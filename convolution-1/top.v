==> flow/design.v <==
module buffer_bridge(
    input  wire        clk,
    input  wire        rst_n,
    input  wire [7:0]  s_axis_data,
    input  wire        s_axis_valid,  
    output wire [71:0] m_vector,
    output reg         m_vector_valid
);
    reg [7:0] storage [0:8];
    reg [3:0] count;
    reg s_axis_valid_prev;
    wire valid_rising_edge;
    assign valid_rising_edge = s_axis_valid && !s_axis_valid_prev;
    assign m_vector = {
        storage[8], storage[7], storage[6], 
        storage[5], storage[4], storage[3], 
        storage[2], storage[1], storage[0]
    };
    always @(posedge clk) begin
        if (!rst_n) begin
            count <= 0;
            m_vector_valid <= 0;
            s_axis_valid_prev <= 0;
        end else begin
            s_axis_valid_prev <= s_axis_valid;
            m_vector_valid <= 0; 
            if (valid_rising_edge) begin
                storage[count] <= s_axis_data;
                if (count == 8) begin
                    m_vector_valid <= 1; 
                    count <= 0;
                end else begin
                    count <= count + 1;
                end
            end
        end
    end
endmodule
module conv_engine(
    input  wire        clk,
    input  wire        rst_n,
    input  wire [71:0] img_vector,
    input  wire        img_vector_valid,
    output reg  [7:0]  pixel_out,
    output reg         pixel_valid
);
    localparam signed [7:0] K0 = 1, K1 = 1, K2 = 3;
    localparam signed [7:0] K3 = 4, K4 = 5, K5 = 6;
    localparam signed [7:0] K6 = 7, K7 = 8, K8 = 9;
    reg signed [15:0] mult[0:8];    
    reg signed [19:0] sum_stg1[0:4];  
    reg signed [19:0] final_sum;
    reg [2:0] valid_pipe; 
    integer i;
    always @(posedge clk) begin
        if (!rst_n) begin
            pixel_valid <= 0;
            pixel_out   <= 0;
            valid_pipe  <= 0;
            final_sum   <= 0;
        end else begin
            if (img_vector_valid) begin
                mult[0] <= $signed(img_vector[7:0])   * K0;
                mult[1] <= $signed(img_vector[15:8])  * K1;
                mult[2] <= $signed(img_vector[23:16]) * K2;
                mult[3] <= $signed(img_vector[31:24]) * K3;
                mult[4] <= $signed(img_vector[39:32]) * K4;
                mult[5] <= $signed(img_vector[47:40]) * K5;
                mult[6] <= $signed(img_vector[55:48]) * K6;
                mult[7] <= $signed(img_vector[63:56]) * K7;
                mult[8] <= $signed(img_vector[71:64]) * K8;
            end
            sum_stg1[0] <= mult[0] + mult[1];
            sum_stg1[1] <= mult[2] + mult[3];
            sum_stg1[2] <= mult[4] + mult[5];
            sum_stg1[3] <= mult[6] + mult[7];
            sum_stg1[4] <= mult[8]; 
            final_sum <= sum_stg1[0] + sum_stg1[1] + sum_stg1[2] + sum_stg1[3] + sum_stg1[4];
            pixel_out <= (final_sum > 255) ? 255 : (final_sum < 0) ? 0 : final_sum[7:0];
            valid_pipe  <= {valid_pipe[1:0], img_vector_valid}; 
            pixel_valid <= valid_pipe[2]; 
        end
    end
endmodule
module cnn_top (
    input  wire       clk,
    input  wire       rst_n,
    input  wire [7:0] ps_pixel,
    input  wire       ps_pixel_valid,
    output wire [7:0] pl_pixel_out,
    output wire       pl_pixel_valid
);
    wire [71:0] vector_flat;
    wire        vector_valid;
    buffer_bridge u_buffer (
        .clk(clk),
        .rst_n(rst_n),
        .s_axis_data(ps_pixel),
        .s_axis_valid(ps_pixel_valid),
        .m_vector(vector_flat),
        .m_vector_valid(vector_valid)
    );
    conv_engine u_conv (
        .clk(clk),
        .rst_n(rst_n),
        .img_vector(vector_flat),
        .img_vector_valid(vector_valid),
        .pixel_out(pl_pixel_out),
        .pixel_valid(pl_pixel_valid)
    );
endmodule
Step by step through the tools: cnn_top
Tool output for the design above, in the order of the flow.
Line numbers count from 1 in the design file above.
Operators: Yosys type, input widths -> output width; for muxes data width and select width s.
Cell names lack the library's common part.
The mark - stands for no value.
- design top: cnn_top
- clock input: clk
- library: sky130hd
- corner: tt_025C_1v80

After elaboration
Source: Yosys, flattened and elaborated. Widths are those after wreduce. Registers that Yosys merges into a memory's read port (data or address) are not register bits. Print and check cells do not count. Equal cells are merged and count once.
Memory sizes are those after Yosys's memory passes, which may raise the word count (mostly to a power of two), join words into wider ones and drop unused or constant bits.
- flip-flop bits (word level) at 207
- noted bits in latches: 0
- bits in writable memories at 128
- ROM bits: 0
- noted memories: 1
- noted input port bits: 11
- cells after elaboration: 49
- memories (name ; words ; width ; line ; source):
    u_buffer.storage ; 16 ; 8 ; 9 ; reg [7:0] storage [0:8];
- add/sub/neg operators: 9
- noted multipliers: 5
- divide/modulo/power cells at 0
- $lt $le $gt $ge at 2
- equality and inequality tests: 1
- shift operators: 0
- multiplexer cells at 10
- noted bitwise operators: 0
- reductions and logical operators: 4
- operator list (operator ; count):
    $mul 8x4->12 const B ; 2
    $mul 8x3->11 const B ; 2
    $mul 8x5->13 const B ; 1
    $add 20x20->20 ; 3
    $mux 8 ; 4
    $lt 20x1->1 const B ; 1
    $add 20x13->20 ; 1
    $gt 20x9->1 const B ; 1
    $add 16x10->17 ; 1
    $add 16x11->17 ; 1
    $add 16x16->17 ; 1
    $mux 4 ; 3
    $add 8x8->9 ; 1
    $reduce_and 2->1 ; 2
    $add 4x1->4 const B ; 1
    $eq 4x4->1 const B ; 1
    $mux 1 ; 3
    $logic_and 1x1->1 ; 1
    $logic_not 1->1 ; 1

Longest topological paths
Depth = most cells in a row (Yosys ltp): at word level without a register or memory, in the mapped netlist without a sequential cell, where the memories' decode and read muxes count.
- noted depth in word-level cells: 4
- ABC_AREA: 0
- noted gate-level depth with buffers: 15
- gate-level depth less buffers: 14

Netlist
Source: synth_stat.txt of the flow (Yosys; design flattened, memories mapped). It holds for the ABC_AREA given above (unset counts as 0); a run with the other value may have another netlist.
Totals and module areas in this step are rounded.
- cells by type (cell ; count ; total area (µm²)):
    edfxtp_1 ; 236 ; 7.09E+03
    ha_1 ; 131 ; 1.64E+03
    fa_1 ; 67 ; 1.34E+03
    dfxtp_1 ; 38 ; 760.73
    inv_1 ; 201 ; 754.474
    xnor2_1 ; 53 ; 464.195
    a21oi_1 ; 46 ; 230.221
    nor2_1 ; 52 ; 195.187
    a21o_1 ; 24 ; 180.173
    o21a_1 ; 22 ; 165.158
    xor2_1 ; 17 ; 148.893
    nor2b_1 ; 22 ; 137.632
    and2_1 ; 20 ; 125.12
    nand2_1 ; 32 ; 120.115
    o21ai_0 ; 17 ; 85.082
    nand2b_1 ; 13 ; 81.328
    nor3_1 ; 16 ; 80.077
    o21ai_1 ; 15 ; 75.072
Other cell types: 44; their cells: 101.
- noted cell count: 1123
- chip area (Yosys) at 0.014 mm²
- noted flip-flop cells: 274
By module: a second synthesis without flattening, with its own total; a netlist apart from the flattened one above.
- cell total of the unflattened synthesis at 1139
- area (unflattened synthesis) at 0.015 mm²
Rows give one instance, submodules left out.
- modules (module ; times used ; cells ; area (mm²)):
    conv_engine ; 1 ; 1022 ; 0.012
    buffer_bridge ; 1 ; 117 ; 0.0026
    cnn_top ; 1 ; 0 ; 0

Worst setup path after synthesis
Path of least setup slack by OpenSTA after synthesis, without wires, with an ideal clock, recovery checks aside; 20% of the period is set as input and as output delay. Where synthesis merged equal registers, the netlist keeps one of their names.
- path type: input to register
- start: input rst_n
- end: register u_conv.mult[0][0]
- noted clock period: 8230 ps
- noted library setup time: 459 ps
- launch time at the first pin: 1646 ps
- noted arrival: 3993 ps
- data required time at 7771 ps
- setup slack: 3778 ps
- noted delay of the path: 2806 ps
- stages: 2
- noted synthesis period reached: 4452 ps
"delay of the path" = arrival - input delay + setup time.
"stages": output pins that drive a net of the path, with the launching flip-flop's if there is one; two outputs of one cell count as two.
"synthesis period reached" is the clock period less the worst setup slack; recovery checks do not enter. This is arithmetic on one report: input and output delays are still those of the set period (20% each).
Between the ends stands the longest chain of elaborated cells between them, by number of cells; it is not shown to be the way that was timed. Of several equally long chains one is given.
Each line given opens the expression or statement behind the cell; cells for indexed reads and writes are added by Yosys, which also makes memories of some case tables.
- path through: clkbuf_1 -> and2_1
- cells in the longest elaborated chain: 1
- elaborated cells between the ends (all ways): 1
- RTL lines, path after synthesis (what ; line ; source):
    from (decl) ; 87 ; input  wire       rst_n,
    $reduce_and 2->1 ; - ;
    to (decl) ; 50 ; reg signed [15:0] mult[0:8];

Path in the finished layout
Path of least setup slack in the final report of entry A (OpenROAD, finished layout, wires in). Where an end is a register, its clock arrival counts in the times.
The report prints the path's times to 10 ps; the period is as set.
- path type: register to register
- start: register u_conv.sum_stg1[4][1]
- end: register u_conv.final_sum[19]
- noted clock period: 3540 ps
- noted library setup time: 110 ps
- launch time at the first pin: 550 ps
- noted arrival: 4360 ps
- data required time at 3970 ps
- setup slack: -380 ps
- stages: 12
Between the ends stands the longest chain of elaborated cells between them, by number of cells; it is not shown to be the way that was timed. Of several equally long chains one is given.
- path through: edfxtp_1 -> fa_1 -> fa_1 -> fa_1 -> ha_2 -> fa_2 -> a211oi_2 -> o21a_2 -> a211oi_4 -> o311ai_4 -> a31o_1 -> mux2_4
- cells in the longest elaborated chain: 1
- elaborated cells between the ends (all ways): 1
- RTL lines, path post-layout (what ; line ; source):
    from (decl) ; 51 ; reg signed [19:0] sum_stg1[0:4];
    from (assign) ; 77 ; sum_stg1[4] <= mult[8];
    $add 20x13->20 ; 78 ; final_sum <= sum_stg1[0] + sum_stg1[1] + sum_stg1[2] + sum_stg1[3] + sum_stg1[4];
    to (assign) ; 60 ; final_sum   <= 0;
    to (assign) ; 78 ;
    to (decl) ; 52 ; reg signed [19:0] final_sum;

FLOW RESULTS
============

Measured results for cnn_top: 2 stored runs of the Yosys and OpenROAD flow on sky130hd. The settings differ; the order carries no meaning. The constraints put input and output delay at 20% of the set period each and load the outputs with 0.01 pF.
"achieved clock period" is the run's clock period less its worst setup slack. It is reckoned from that one timing run; input and output delays stay at 20% of the period that was set.
By "critical path time" is meant the share of the clock period that the worst setup path is allowed (20% is reserved at inputs, 20% at outputs), minus its slack. Clock arrival times at its registers enter into it.
"total power of the final layout" is the tool's figure for a default switching activity; nothing was simulated.
"critical path time" is given in steps of 10 ps.
Results are given in rounded form.

Entry A
Settings were period_ns = 3.54; CORE_UTILIZATION = 58; SETUP_SLACK_MARGIN = 0.38; PLACE_DENSITY = 0.69; CORE_MARGIN = 6; ABC_AREA = 0; GPL_TIMING_DRIVEN = 0; GPL_ROUTABILITY_DRIVEN = 1; SLEW_MARGIN = 5; CAP_MARGIN = 20
- total negative slack on setup checks at -2300 ps
- standard-cell area of the final layout: 0.016 mm²
- achieved clock period: 3923 ps
- noted the utilization: 67 %
- total power of the final layout at 0.0077 W
- worst setup slack after layout at -380 ps
- post-route worst hold slack: 410 ps
- critical path time: 3920 ps
- worst setup path kind: register to register
- die area at 0.029 mm²
- noted the chip area after synthesis (Yosys): 0.014 mm²

Entry B
Settings were period_ns = 4.99; CORE_UTILIZATION = 31; PLACE_DENSITY_LB_ADDON = 0.28; TNS_END_PERCENT = 100; GPL_TIMING_DRIVEN = 0; CTS_CLUSTER_DIAMETER = 183; MIN_ROUTING_LAYER = met1; CAP_MARGIN = 20; CORE_MARGIN = 2; SLEW_MARGIN = 20
- total negative slack on setup checks at 0 ps
- standard-cell area of the final layout: 0.016 mm²
- achieved clock period: 4285 ps
- noted the utilization: 36 %
- total power of the final layout at 0.0056 W
- worst setup slack after layout at 700 ps
- post-route worst hold slack: 410 ps
- critical path time: 4290 ps
- worst setup path kind: register to register
- die area at 0.048 mm²
- noted the chip area after synthesis (Yosys): 0.014 mm²

==> flow/design.v <==
module axis_cnn_comb (
    input  wire        aclk,
    input  wire        aresetn,
    input  wire [31:0] s_axis_tdata,
    input  wire        s_axis_tvalid,
    input  wire        s_axis_tlast,
    output wire        s_axis_tready,
    output reg [31:0]  m_axis_tdata,
    output reg         m_axis_tvalid,
    output reg         m_axis_tlast,
    input  wire        m_axis_tready
);
    reg [31:0] weights [0:24];
    integer i;
    initial begin
        for (i = 0; i < 25; i = i + 1) weights[i] = i + 1; 
    end
    reg [4:0]  counter;      
    reg [31:0] current_sum;  
    wire [31:0] current_weight = weights[counter];
    wire [31:0] product_result = s_axis_tdata * current_weight;
    wire [31:0] next_sum_value = current_sum + product_result;
    assign s_axis_tready = m_axis_tready; 
    always @(posedge aclk) begin
        if (!aresetn) begin
            counter <= 0; current_sum <= 0;
            m_axis_tvalid <= 0; m_axis_tlast <= 0; m_axis_tdata <= 0;
        end else begin
            if (m_axis_tready && m_axis_tvalid) begin
                m_axis_tvalid <= 0; m_axis_tlast <= 0;
            end
            if (s_axis_tvalid && s_axis_tready) begin
                if (counter < 24) begin
                    current_sum <= next_sum_value; 
                    counter     <= counter + 1;    
                end else begin
                    m_axis_tdata  <= next_sum_value; 
                    m_axis_tvalid <= 1;
                    m_axis_tlast  <= 1;
                    current_sum   <= 0;
                    counter       <= 0;
                end
            end
        end
    end
endmodule
# Step by step through the tools: axis_cnn_comb
# Tool output for the design above, in the order of the flow.
# Lines are those of the file above, counted from 1.
# Operators: Yosys type, input widths -> output width; for muxes data width and select width s.
# Not given: --
# inputs
top_module	axis_cnn_comb
clock_port	aclk
lib	sky130hd
pvt_corner	tt_025C_1v80

# After elaboration
# Counts by Yosys on the flattened word-level netlist (proc, flatten, opt, wreduce; memories kept). Print and check cells are left out. Cells with the same type and inputs are merged into one.
# Yosys's memory passes give these memory sizes; they may raise the number of words (mostly to a power of two), join words into wider ones and drop unused or constant bits.
# classes
n_addsub	2
mul	1
div_mod_pow	0
compare	1
n_eq	0
n_shift	0
mux	10
bitwise	1
reduce_and_logical	3
# ops
operator	n
$mul 32x32->32	1
$add 32x32->32	1
$mux 32	1
$mux 5	3
$mux 1	6
$add 5x1->5 const B	1
$lt 5x5->1 const B	1
$logic_and 1x1->1	2
$reduce_and 2->1	1
$not 1->1	1
# bits
regBits	71
latch_bits	0
mem_bits_rw	0
mem_bits_ro	125
clocked_rd_ports_x_width	5
memories	1
out_inout_bits	35
word_cells	24
# memory_table
name	words	word_bits	read_ports	write_ports	line_no	rtl
weights	25	5	1	0	13	reg [31:0] weights [0:24];

# Depth
# Depth = most cells in a row (Yosys ltp): at word level without a register or memory, in the mapped netlist without a sequential cell, where the memories' decode and read muxes count.
# depth
ltp_word	4
abc_area	0
mapped_depth	18

# Mapped cells and area
# The flow's flattened synthesis, as Yosys stat reports it; memories are mapped. The netlist is that of the ABC_AREA named above (0 if unset); the other value can give another one.
# The area totals of this step are shown rounded.
# synth_totals
mapped_cells	875
yosys_area_um2	8020
seq_area_um2	1520
ff_cells	76
# by_type
cell_type	n	area_total_um2
sky130_fd_sc_hd__fa_1	113	2262.17
sky130_fd_sc_hd__dfxtp_1	76	1.52E+03
sky130_fd_sc_hd__ha_1	65	813.28
sky130_fd_sc_hd__and2_1	97	606.832
sky130_fd_sc_hd__inv_1	112	420.403
sky130_fd_sc_hd__nand2_1	98	367.853
sky130_fd_sc_hd__xnor2_1	20	175.168
sky130_fd_sc_hd__a22o_1	18	157.651
sky130_fd_sc_hd__nor2_1	39	146.39
sky130_fd_sc_hd__a22oi_1	17	127.622
sky130_fd_sc_hd__clkbuf_1	33	123.869
sky130_fd_sc_hd__a21oi_1	24	120.115
sky130_fd_sc_hd__o21ai_0	23	115.11
sky130_fd_sc_hd__xor2_1	11	96.342
sky130_fd_sc_hd__o211ai_1	8	60.058
sky130_fd_sc_hd__nand3_1	11	55.053
sky130_fd_sc_hd__a21o_1	7	52.55
sky130_fd_sc_hd__nor3_1	9	45.043
# Other cell types: 44; their cells: 94.

# Timing after synthesis
# Source: OpenSTA report_checks on the synthesized netlist (no wires, ideal clock, input and output delay 20% of the period each), path of least setup slack; recovery checks are left aside. Register names are those of the netlist, which keeps one name where synthesis merged equal registers.
# synth_timing
path_kind	input -> register
start	input s_axis_tdata[0]
end	register m_axis_tdata[27]
tclk_ns	10.3
in_delay_ns	2.060
setup_time_ns	0.117
t_first_pin_ns	2.060
arrival_ns	5.970
setup_slack_ns	4.213
path_delay_ns	4.027
driving_pins	14
n_path_buf	0
period_less_setup_slack_ns	6.087
# "path_delay_ns" = arrival - input delay + setup time.
# "driving_pins": output pins that drive a net of the path, with the launching flip-flop's if there is one; two outputs of one cell count as two.
# "period_less_setup_slack_ns" is the clock period less the worst setup slack; recovery checks do not enter. This is arithmetic on one report: input and output delays are still those of the set period (20% each).
# The rows between start and end are the longest chain of elaborated cells between them; the timing report does not say that the signal goes this way. Where chains are equally long, one stands for them.
# Each line given opens the expression or statement behind the cell; cells for indexed reads and writes are added by Yosys, which also makes memories of some case tables.
# synth_via
cell_sequence	sky130_fd_sc_hd__nand2_1 -> sky130_fd_sc_hd__fa_1 -> sky130_fd_sc_hd__fa_1 -> sky130_fd_sc_hd__inv_1 -> sky130_fd_sc_hd__fa_1 -> sky130_fd_sc_hd__ha_1 -> sky130_fd_sc_hd__fa_1 -> sky130_fd_sc_hd__a211oi_1 -> sky130_fd_sc_hd__nor3_1 -> sky130_fd_sc_hd__o211ai_2 -> sky130_fd_sc_hd__a31oi_1 -> sky130_fd_sc_hd__o21a_1 -> sky130_fd_sc_hd__or3_1 -> sky130_fd_sc_hd__a32o_2
elab_chain_cells	2
# synth_rtl
item	line_no	rtl
from (decl)	4	input  wire [31:0] s_axis_tdata,
$mul 32x32->32	21
$add 32x32->32	22
to (assign)	27	m_axis_tvalid <= 0; m_axis_tlast <= 0; m_axis_tdata <= 0;
to (assign)	37	m_axis_tdata  <= next_sum_value;
to (decl)	8	output reg [31:0]  m_axis_tdata,

# Worst path after layout
# Path of least setup slack in the final report of job 1 (OpenROAD, finished layout, wires in). Where an end is a register, its clock arrival counts in the times.
# layout_timing
path_kind	input -> register
start	input s_axis_tdata[1]
end	register current_sum[30]
tclk_ns	5.39
in_delay_ns	1.08
setup_time_ns	0.11
t_first_pin_ns	1.08
arrival_ns	5.67
setup_slack_ns	-0.05
driving_pins	18
n_path_buf	4
# The rows between start and end are the longest chain of elaborated cells between them; the timing report does not say that the signal goes this way. Where chains are equally long, one stands for them.
# A register here has more assigning lines than the two given.
# layout_via
cell_sequence	sky130_fd_sc_hd__clkdlybuf4s50_1 -> sky130_fd_sc_hd__buf_4 -> sky130_fd_sc_hd__and2_1 -> sky130_fd_sc_hd__fa_2 -> sky130_fd_sc_hd__fa_1 -> sky130_fd_sc_hd__fa_1 -> sky130_fd_sc_hd__ha_1 -> sky130_fd_sc_hd__ha_4 -> sky130_fd_sc_hd__buf_4 -> sky130_fd_sc_hd__o211ai_1 -> sky130_fd_sc_hd__nand2_1 -> sky130_fd_sc_hd__o211ai_4 -> sky130_fd_sc_hd__o211ai_2 -> sky130_fd_sc_hd__a41oi_2 -> sky130_fd_sc_hd__o21ai_2 -> sky130_fd_sc_hd__buf_4 -> sky130_fd_sc_hd__a211oi_2 -> sky130_fd_sc_hd__o31a_1
elab_chain_cells	3
# layout_rtl
item	line_no	rtl
from (decl)	4	input  wire [31:0] s_axis_tdata,
$mul 32x32->32	21
$add 32x32->32	22
$mux 32	33	if (counter < 24) begin
to (assign)	26	counter <= 0; current_sum <= 0;
to (assign)	34	current_sum <= next_sum_value;
to (decl)	19	reg [31:0] current_sum;

# Top module axis_cnn_comb; platform sky130hd; tools Yosys and OpenROAD; 2 stored runs in no particular order. Input and output delays are each 20% of the period that was set; the output load is 0.01 pF.
# "timing.worst_path_ns" is the time allowed to the run's worst setup path (the clock period less input and output delay, where it has them) less its slack. Clock arrival times count: a late capture clock shortens it, a late launch clock lengthens it.
# "fin_power_w": no workload was simulated; the value follows from the tool's default switching activity.
# Measured values are rounded.
# A setting shown as n/a is not set for that run.
stored run	period_ns	CORE_UTILIZATION	SETUP_SLACK_MARGIN	PLACE_DENSITY	CORE_MARGIN	GPL_ROUTABILITY_DRIVEN	CTS_CLUSTER_SIZE	CTS_CLUSTER_DIAMETER	CAP_MARGIN	SLEW_MARGIN	MIN_ROUTING_LAYER	yosys_chip_area_um2	total_die_area_um2	cell_area_final_um2	layout_utilization_pct	worstSetupSlack_ns	final_setup_tns_ns	holdWs_ns	fin_power_w	timing.worst_path_ns	timing.worst_path_kind
job 1	5.39	39	-0.01	0.88	5	1	78	289	5	40	met1	8020	23500	10300	51.1	-0.053	-0.157	0.475	0.00245	4.37	input -> register
job 2	5.73	50	n/a	n/a	2	n/a	n/a	n/a	20	20	n/a	8020	17100	9750	61.9	0.222	0.000	0.458	0.00212	4.36	input -> register
